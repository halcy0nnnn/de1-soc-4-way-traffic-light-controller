==> flow/design.v <==
module breadboard_led_traffic_controller(
    input        CLOCK_50,   
    input        UART_RXD,   
    output       UART_TXD,   
    input  [0:0] KEY,        
    output [11:0] GPIO_1,
    output [6:0]  HEX0
);
    parameter S_N_G = 4'd0, S_N_Y = 4'd1;
    parameter S_S_G = 4'd2, S_S_Y = 4'd3;
    parameter S_E_G = 4'd4, S_E_Y = 4'd5;
    parameter S_W_G = 4'd6, S_W_Y = 4'd7;
    parameter E_TRANS = 4'd8; 
    parameter E_NORTH = 4'd9, E_SOUTH = 4'd10, E_EAST = 4'd11, E_WEST = 4'd12;
    reg [3:0] state, timer;
    reg [25:0] clk_count;
    wire tick = (clk_count == 49_999_999);
    wire [7:0] rx_data;
    wire rx_done, tx_busy;
    reg [7:0] tx_data, active_emergency, prev_emergency;
    reg tx_start;
    reg [1:0] tx_step; 
    uart_rx receiver (.clk(CLOCK_50), .rx_line(UART_RXD), .data_out(rx_data), .done(rx_done));
    uart_tx transmitter (.clk(CLOCK_50), .data_in(tx_data), .start(tx_start), .tx_line(UART_TXD), .busy(tx_busy));
    hex_decoder h0 (.bin(timer), .seg(HEX0));
    always @(posedge CLOCK_50 or negedge KEY[0]) begin
        if (!KEY[0]) begin
            state <= S_N_G; timer <= 4'd9; clk_count <= 0; 
            active_emergency <= 8'h43; prev_emergency <= 8'h43; tx_step <= 0;
        end else begin
            clk_count <= (tick) ? 0 : clk_count + 1;
            if (rx_done) begin
                active_emergency <= rx_data;
                if (rx_data != prev_emergency && rx_data != 8'h43) begin
                    if (state < E_TRANS) begin
                        state <= E_TRANS; 
                        timer <= 4'd3; 
                    end
                end
                prev_emergency <= rx_data;
            end
            if (tick && !tx_busy && tx_step == 0) begin
                tx_data <= (active_emergency == 8'h43) ? 8'h43 : active_emergency;
                tx_start <= 1; tx_step <= 1;
            end else if (!tx_busy && tx_step == 1) begin
                tx_data <= 8'h30 + timer; tx_start <= 1; tx_step <= 0;
            end else tx_start <= 0;
            if (tick) begin
                if (timer > 0) timer <= timer - 1;
                else begin
                    case (state)
                        S_N_G:  begin state <= S_N_Y; timer <= 4'd3; end
                        S_N_Y:  begin state <= S_S_G; timer <= 4'd9; end  
                        S_S_G:  begin state <= S_S_Y; timer <= 4'd3; end
                        S_S_Y:  begin state <= S_E_G; timer <= 4'd9; end  
                        S_E_G:  begin state <= S_E_Y; timer <= 4'd3; end
                        S_E_Y:  begin state <= S_W_G; timer <= 4'd9; end  
                        S_W_G:  begin state <= S_W_Y; timer <= 4'd3; end
                        S_W_Y:  begin state <= S_N_G; timer <= 4'd9; end  
                        E_TRANS: begin
                            case(active_emergency)
                                8'h4E: state <= E_NORTH; 8'h53: state <= E_SOUTH;
                                8'h45: state <= E_EAST;  8'h57: state <= E_WEST;
                                default: state <= S_N_G;
                            endcase
                            timer <= 4'd9;
                        end
                        E_NORTH, E_SOUTH, E_EAST, E_WEST: begin
                            if (active_emergency == 8'h43) begin state <= S_N_G; timer <= 4'd9; end
                            else timer <= 4'd9; 
                        end
                    endcase
                end
            end
        end
    end
    assign GPIO_1[0] = (state == S_N_G || state == E_NORTH);  
    assign GPIO_1[1] = (state == S_N_Y || state == E_TRANS);  
    assign GPIO_1[2] = !(GPIO_1[0] || GPIO_1[1]);             
    assign GPIO_1[3] = (state == S_S_G || state == E_SOUTH);  
    assign GPIO_1[4] = (state == S_S_Y || state == E_TRANS);  
    assign GPIO_1[5] = !(GPIO_1[3] || GPIO_1[4]);             
    assign GPIO_1[6] = (state == S_E_G || state == E_EAST);   
    assign GPIO_1[7] = (state == S_E_Y || state == E_TRANS);  
    assign GPIO_1[8] = !(GPIO_1[6] || GPIO_1[7]);             
    assign GPIO_1[9] = (state == S_W_G || state == E_WEST);   
    assign GPIO_1[10]= (state == S_W_Y || state == E_TRANS);  
    assign GPIO_1[11]= !(GPIO_1[9] || GPIO_1[10]);            
endmodule
module uart_tx (input clk, input [7:0] data_in, input start, output reg tx_line, output reg busy);
    parameter CLKS_PER_BIT = 434;
    reg [2:0] state = 0; reg [9:0] clk_count = 0; reg [2:0] bit_idx = 0; reg [7:0] tx_data = 0;
    always @(posedge clk) begin
        case (state)
            0: begin tx_line <= 1; busy <= 0; if (start) begin tx_data <= data_in; state <= 1; busy <= 1; end end
            1: begin tx_line <= 0; if (clk_count < CLKS_PER_BIT-1) clk_count <= clk_count + 1; else begin clk_count <= 0; state <= 2; end end
            2: begin tx_line <= tx_data[bit_idx]; if (clk_count < CLKS_PER_BIT-1) clk_count <= clk_count + 1; else begin clk_count <= 0; if (bit_idx < 7) bit_idx <= bit_idx + 1; else state <= 3; end end
            3: begin tx_line <= 1; if (clk_count < CLKS_PER_BIT-1) clk_count <= clk_count + 1; else begin state <= 0; end end
        endcase
    end
endmodule
module uart_rx (input clk, input rx_line, output reg [7:0] data_out, output reg done);
    parameter CLKS_PER_BIT = 434;
    reg [2:0] state = 0; reg [9:0] clk_count = 0; reg [2:0] bit_idx = 0;
    always @(posedge clk) begin
        case (state)
            0: begin done <= 0; clk_count <= 0; bit_idx <= 0; if (rx_line == 0) state <= 1; end
            1: begin if (clk_count == (CLKS_PER_BIT-1)/2) begin if (rx_line == 0) begin clk_count <= 0; state <= 2; end else state <= 0; end else clk_count <= clk_count + 1; end
            2: begin if (clk_count < CLKS_PER_BIT-1) clk_count <= clk_count + 1; else begin clk_count <= 0; data_out[bit_idx] <= rx_line; if (bit_idx < 7) bit_idx <= bit_idx + 1; else state <= 3; end end
            3: begin if (clk_count < CLKS_PER_BIT-1) clk_count <= clk_count + 1; else begin done <= 1; state <= 0; end end
        endcase
    end
endmodule
module hex_decoder(input [3:0] bin, output reg [6:0] seg);
    always @(*) begin
        case(bin)
            4'h0: seg = 7'b1000000; 4'h1: seg = 7'b1111001; 4'h2: seg = 7'b0100100;
            4'h3: seg = 7'b0110000; 4'h4: seg = 7'b0011001; 4'h5: seg = 7'b0010010;
            4'h6: seg = 7'b0000010; 4'h7: seg = 7'b1111000; 4'h8: seg = 7'b0000000;
            4'h9: seg = 7'b0010000; default: seg = 7'b1111111;
        endcase
    end
endmodule
==> Step by step through the tools: breadboard_led_traffic_controller <==
Tool output for the design above, in the order of the flow.
Line numbers count from 1 in the design file above.
Library cell names are shortened.
{ "inputs": {"design": "breadboard_led_traffic_controller", "clock": "CLOCK_50", "cell_library": "sky130hd", "lib_corner": "tt_025C_1v80"} }

==> Word level <==
Yosys after proc, flatten, opt, wreduce and memory -nomap, before mapping. Memory bits, and registers merged into a memory's read port (data or address), are not among the register bits. Print and check cells are not counted. Equal cells are merged and count once.
Memory sizes are those after Yosys's memory passes, which may raise the word count (mostly to a power of two), join words into wider ones and drop unused or constant bits.
{ "word_totals": {"regBits": 104, "romBits": 112, "mem_count": 1, "inputBits": 3, "output_inout_bits": 20} }
{ "classes": {"addsub": 8, "n_cmp": 6, "eq_ne": 42, "n_shift": 3, "n_mux": 49, "logic": 5, "n_reduce_logical": 47} }
{ "mem_list": {"columns": ["memory", "words", "word_bits", "read_ports", "wr", "line_no", "source"], "rows": [
  ["(no name shown)", 16, 7, 1, 0, 116, "case(bin)"]
]} }
{ "op_table": {"columns": ["cell", "n"], "rows": [
  ["10-bit two-way mux", 6],
  ["4-bit two-way mux", 11],
  ["8-bit by 7-bit equality test with 1-bit output with constant B", 5],
  ["4-bit case mux with 10-bit select", 1],
  ["10-bit case mux with 4-bit select", 1],
  ["3-bit two-way mux", 12],
  ["26-bit by 1-bit adder with 26-bit output with constant B", 1],
  ["26-bit equality test with constant B", 1],
  ["26-bit two-way mux", 1],
  ["3-bit case mux with 4-bit select", 2],
  ["8-bit two-way mux", 3],
  ["10-bit by 1-bit adder with 10-bit output with constant B", 2],
  ["10-bit by 9-bit < comparator with 1-bit output with constant B", 2],
  ["4-bit equality test with constant B", 5],
  ["10-bit case mux with 2-bit select", 1],
  ["2-bit != test with constant B", 9],
  ["4-bit by 3-bit equality test with 1-bit output with constant B", 4],
  ["4-bit case mux with 4-bit select", 1],
  ["1-bit logical OR", 12],
  ["3-bit by 2-bit equality test with 1-bit output with constant B", 4],
  ["6-bit AND reduction", 2],
  ["10-bit by 8-bit equality test with 1-bit output with constant B", 1],
  ["2-bit AND reduction", 5],
  ["3-bit AND reduction", 3],
  ["9-bit OR reduction", 1],
  ["1-bit by 4-bit variable shift with 8-bit output", 1],
  ["1-bit by 4-bit variable shift with 8-bit output with constant A", 1],
  ["2-bit by 1-bit != test with 1-bit output with constant B", 4]
]} }
Not listed: further kinds 35, cells in them 58.

==> Logic depth <==
Depth = most cells in a row (Yosys ltp): at word level without a register or memory, in the mapped netlist without a sequential cell, where the memories' decode and read muxes count.
{ "logic_depth": {"word_depth": 8, "abc_area": 0, "ltp_mapped": 8} }

==> Netlist <==
Source: synth_stat.txt of the flow (Yosys; design flattened, memories mapped). It holds for the ABC_AREA given above (unset counts as 0); a run with the other value may have another netlist.
{ "types": {"columns": ["cell_type", "n", "area_total_um2"], "rows": [
  ["edfxtp_1", 58, 1741.67],
  ["dfrtp_1", 46, 1.15E+03],
  ["nor2_1", 70, 262.752],
  ["ha_1", 20, 250.24],
  ["xor2_1", 27, 236.477],
  ["xnor2_1", 23, 201.443],
  ["dfstp_2", 7, 183.926],
  ["mux2_2", 14, 157.651],
  ["nand2_1", 36, 135.13],
  ["nand3_1", 24, 120.115],
  ["o21ai_0", 19, 95.091],
  ["inv_1", 24, 90.086],
  ["a22o_1", 8, 70.067],
  ["and2_1", 10, 62.56],
  ["nor2b_1", 10, 62.56],
  ["or2_2", 10, 62.56],
  ["a21oi_1", 11, 55.053],
  ["nand4_1", 8, 50.048]
]} }
Not listed: further types 50, cells in them 102.
{ "synth_totals": {"mapped_cells": 527, "synth_area_um2": 5839.4, "sequential_area_um2": 3076.7, "flip_flops": 111, "n_buf": 11} }
By module: a second synthesis without flattening, with its own total; a netlist apart from the flattened one above.
{ "unflattened": {"hier_cells": 541, "area_unflattened_um2": 5909.4} }
Rows give one instance, submodules left out.
{ "by_module": {"columns": ["module", "n_inst", "n_cells", "mod_area_um2"], "rows": [
  ["breadboard_led_traffic_controller", 1, 281, 3098.0],
  ["uart_rx", 1, 132, 1377.6],
  ["uart_tx", 1, 95, 1223.7],
  ["hex_decoder", 1, 33, 210.2]
]} }

==> Timing after synthesis <==
Path of least setup slack by OpenSTA after synthesis, without wires, with an ideal clock, recovery checks aside; 20% of the period is set as input and as output delay. Where synthesis merged equal registers, the netlist keeps one of their names.
{ "synth_timing": {"kind": "flip-flop to flip-flop", "startpoint": "register receiver.clk_count[0]", "endpoint": "register receiver.clk_count[0]", "tclk_ns": 4.15, "t_first_pin_ns": 0.000, "t_arrival_ns": 2.505, "required_ns": 3.759, "slack_ns": 1.254, "delay_ns": 2.896, "path_stages": 8, "path_buffers": 0, "period_less_setup_slack_ns": 2.896} }
"delay_ns" is the arrival time less input delay plus setup time.
"path_stages": output pins that drive a net of the path, with the launching flip-flop's if there is one; two outputs of one cell count as two.
"period_less_setup_slack_ns" = period - worst setup slack (recovery checks aside). The figure is calculated, with input and output delays left at 20% of the set period.
The rows between start and end are the longest chain of elaborated cells between them; the timing report does not say that the signal goes this way. Where chains are equally long, one stands for them.
A line is the first line of the expression or statement that the cell stems from. Yosys adds cells for indexed reads and writes and turns some case tables into memories.
At most two assigning lines are given for a register; there are more.
The path ends at the enable pin of a flip-flop; only ways to that pin are counted.
{ "synth_via": {"path_cell_list": "edfxtp_1 > inv_1 > ha_1 > or3b_2 > a31o_2 > a21oi_1 > nor2b_1 > o21ai_0", "elab_chain_len": 3, "cone_cells": 5, "classes_between": "1 x compare; 3 x eq/ne; 1 x reduce/logical"} }
{ "synth_rtl": {"columns": ["item", "line_no", "source"], "rows": [
  ["start: declaration", 104, "reg [2:0] state = 0; reg [9:0] clk_count = 0; reg [2:0] bit_idx = 0;"],
  ["start: assignment", 107, "0: begin done <= 0; clk_count <= 0; bit_idx <= 0; if (rx_line == 0) state <= 1; end"],
  ["start: assignment", 108, "1: begin if (clk_count == (CLKS_PER_BIT-1)/2) begin if (rx_line == 0) begin clk_count <= 0; state <= 2; end el ..."],
  ["10-bit by 9-bit < comparator with 1-bit output", 109, "2: begin if (clk_count < CLKS_PER_BIT-1) clk_count <= clk_count + 1; else begin clk_count <= 0; data_out[bit_i ..."],
  ["2-bit by 1-bit != test with 1-bit output", null, null],
  ["3-bit AND reduction", null, null],
  ["end: assignment", 108, null],
  ["end: assignment", 109, null],
  ["end: declaration", 104, null]
]} }

==> Path in the finished layout <==
From the final timing report of record 1: the path of least setup slack in the routed layout; clock arrival at registers is part of the times.
{ "layout_timing": {"kind": "flip-flop to output port", "startpoint": "register timer[3]", "endpoint": "output port HEX0[6]", "tclk_ns": 5.59, "output_delay_ns": 1.12, "t_first_pin_ns": 0.34, "t_arrival_ns": 2.39, "required_ns": 4.47, "slack_ns": 2.09, "path_stages": 7, "path_buffers": 2} }
The rows between start and end are the longest chain of elaborated cells between them; the timing report does not say that the signal goes this way. Where chains are equally long, one stands for them.
The chain passes a memory read, where the word-level depth is cut; so it can be longer than that depth.
At most two assigning lines are given for a register; there are more.
{ "layout_via": {"path_cell_list": "dfstp_2 > clkbuf_1 > inv_1 > nand2_1 > nor2_1 > a21oi_1 > clkdlybuf4s50_1", "elab_chain_len": 1, "cone_cells": 1, "lines_between": 1, "classes_between": "1 x memory"} }
{ "layout_rtl": {"columns": ["item", "line_no", "source"], "rows": [
  ["start: declaration", 15, "reg [3:0] state, timer;"],
  ["start: assignment", 28, "state <= S_N_G; timer <= 4'd9; clk_count <= 0;"],
  ["start: assignment", 49, "if (timer > 0) timer <= timer - 1;"],
  ["memory read 16 x 7 bit", 116, "case(bin)"],
  ["end: declaration", 7, "output [6:0]  HEX0"]
]} }

Design breadboard_led_traffic_controller on sky130hd. What follows are 2 stored runs of the flow, each under its own settings; their order means nothing. The constraints put input and output delay at 20% of the set period each and load the outputs with 0.01 pF.
"worst setup path time (ns)" means the part of the period allowed to the worst setup path (the constraints hold back 20% at inputs and 20% at outputs) less its slack; where the path has registers, the arrival times of their clocks count too.
"finish__power__total": no workload was simulated; the value follows from the tool's default switching activity.

settings of record 1
{
  "period_ns": 5.59,
  "CORE_UTILIZATION": 38,
  "SETUP_SLACK_MARGIN": 0.99,
  "CORE_ASPECT_RATIO": 0.51,
  "CELL_PAD_IN_SITES_GLOBAL_PLACEMENT": 0,
  "CELL_PAD_IN_SITES_DETAIL_PLACEMENT": 0,
  "GPL_TIMING_DRIVEN": 0,
  "GPL_ROUTABILITY_DRIVEN": 1,
  "SLEW_MARGIN": 30,
  "MAX_ROUTING_LAYER": "met5",
  "CAP_MARGIN": 20,
  "CORE_MARGIN": 2
}
report of record 1
yosys chip area after synthesis (um^2): 5839.4
finish__design__die__area: 16430.6
finish__design__instance__area__stdcell: 6646.4
finish__design__instance__utilization: 0.4415
finish__timing__setup__ws: 2.086
finish__timing__setup__tns: 0.000
finish__timing__hold__ws: 0.416
finish__power__total: 1.996e-03
worst setup path time (ns): 2.39
worst setup path kind: flip-flop to output port

settings of record 2
{
  "period_ns": 5.68,
  "CORE_UTILIZATION": 44,
  "PLACE_DENSITY_LB_ADDON": 0.22,
  "CORE_ASPECT_RATIO": 0.73,
  "CORE_MARGIN": 2,
  "CELL_PAD_IN_SITES_DETAIL_PLACEMENT": 2,
  "CAP_MARGIN": 35,
  "SLEW_MARGIN": 20,
  "MAX_ROUTING_LAYER": "met5"
}
report of record 2
yosys chip area after synthesis (um^2): 5839.4
finish__design__die__area: 14219.7
finish__design__instance__area__stdcell: 6501.2
finish__design__instance__utilization: 0.5084
finish__timing__setup__ws: 2.036
finish__timing__setup__tns: 0.000
finish__timing__hold__ws: 0.431
finish__power__total: 1.942e-03
worst setup path time (ns): 2.51
worst setup path kind: flip-flop to output port
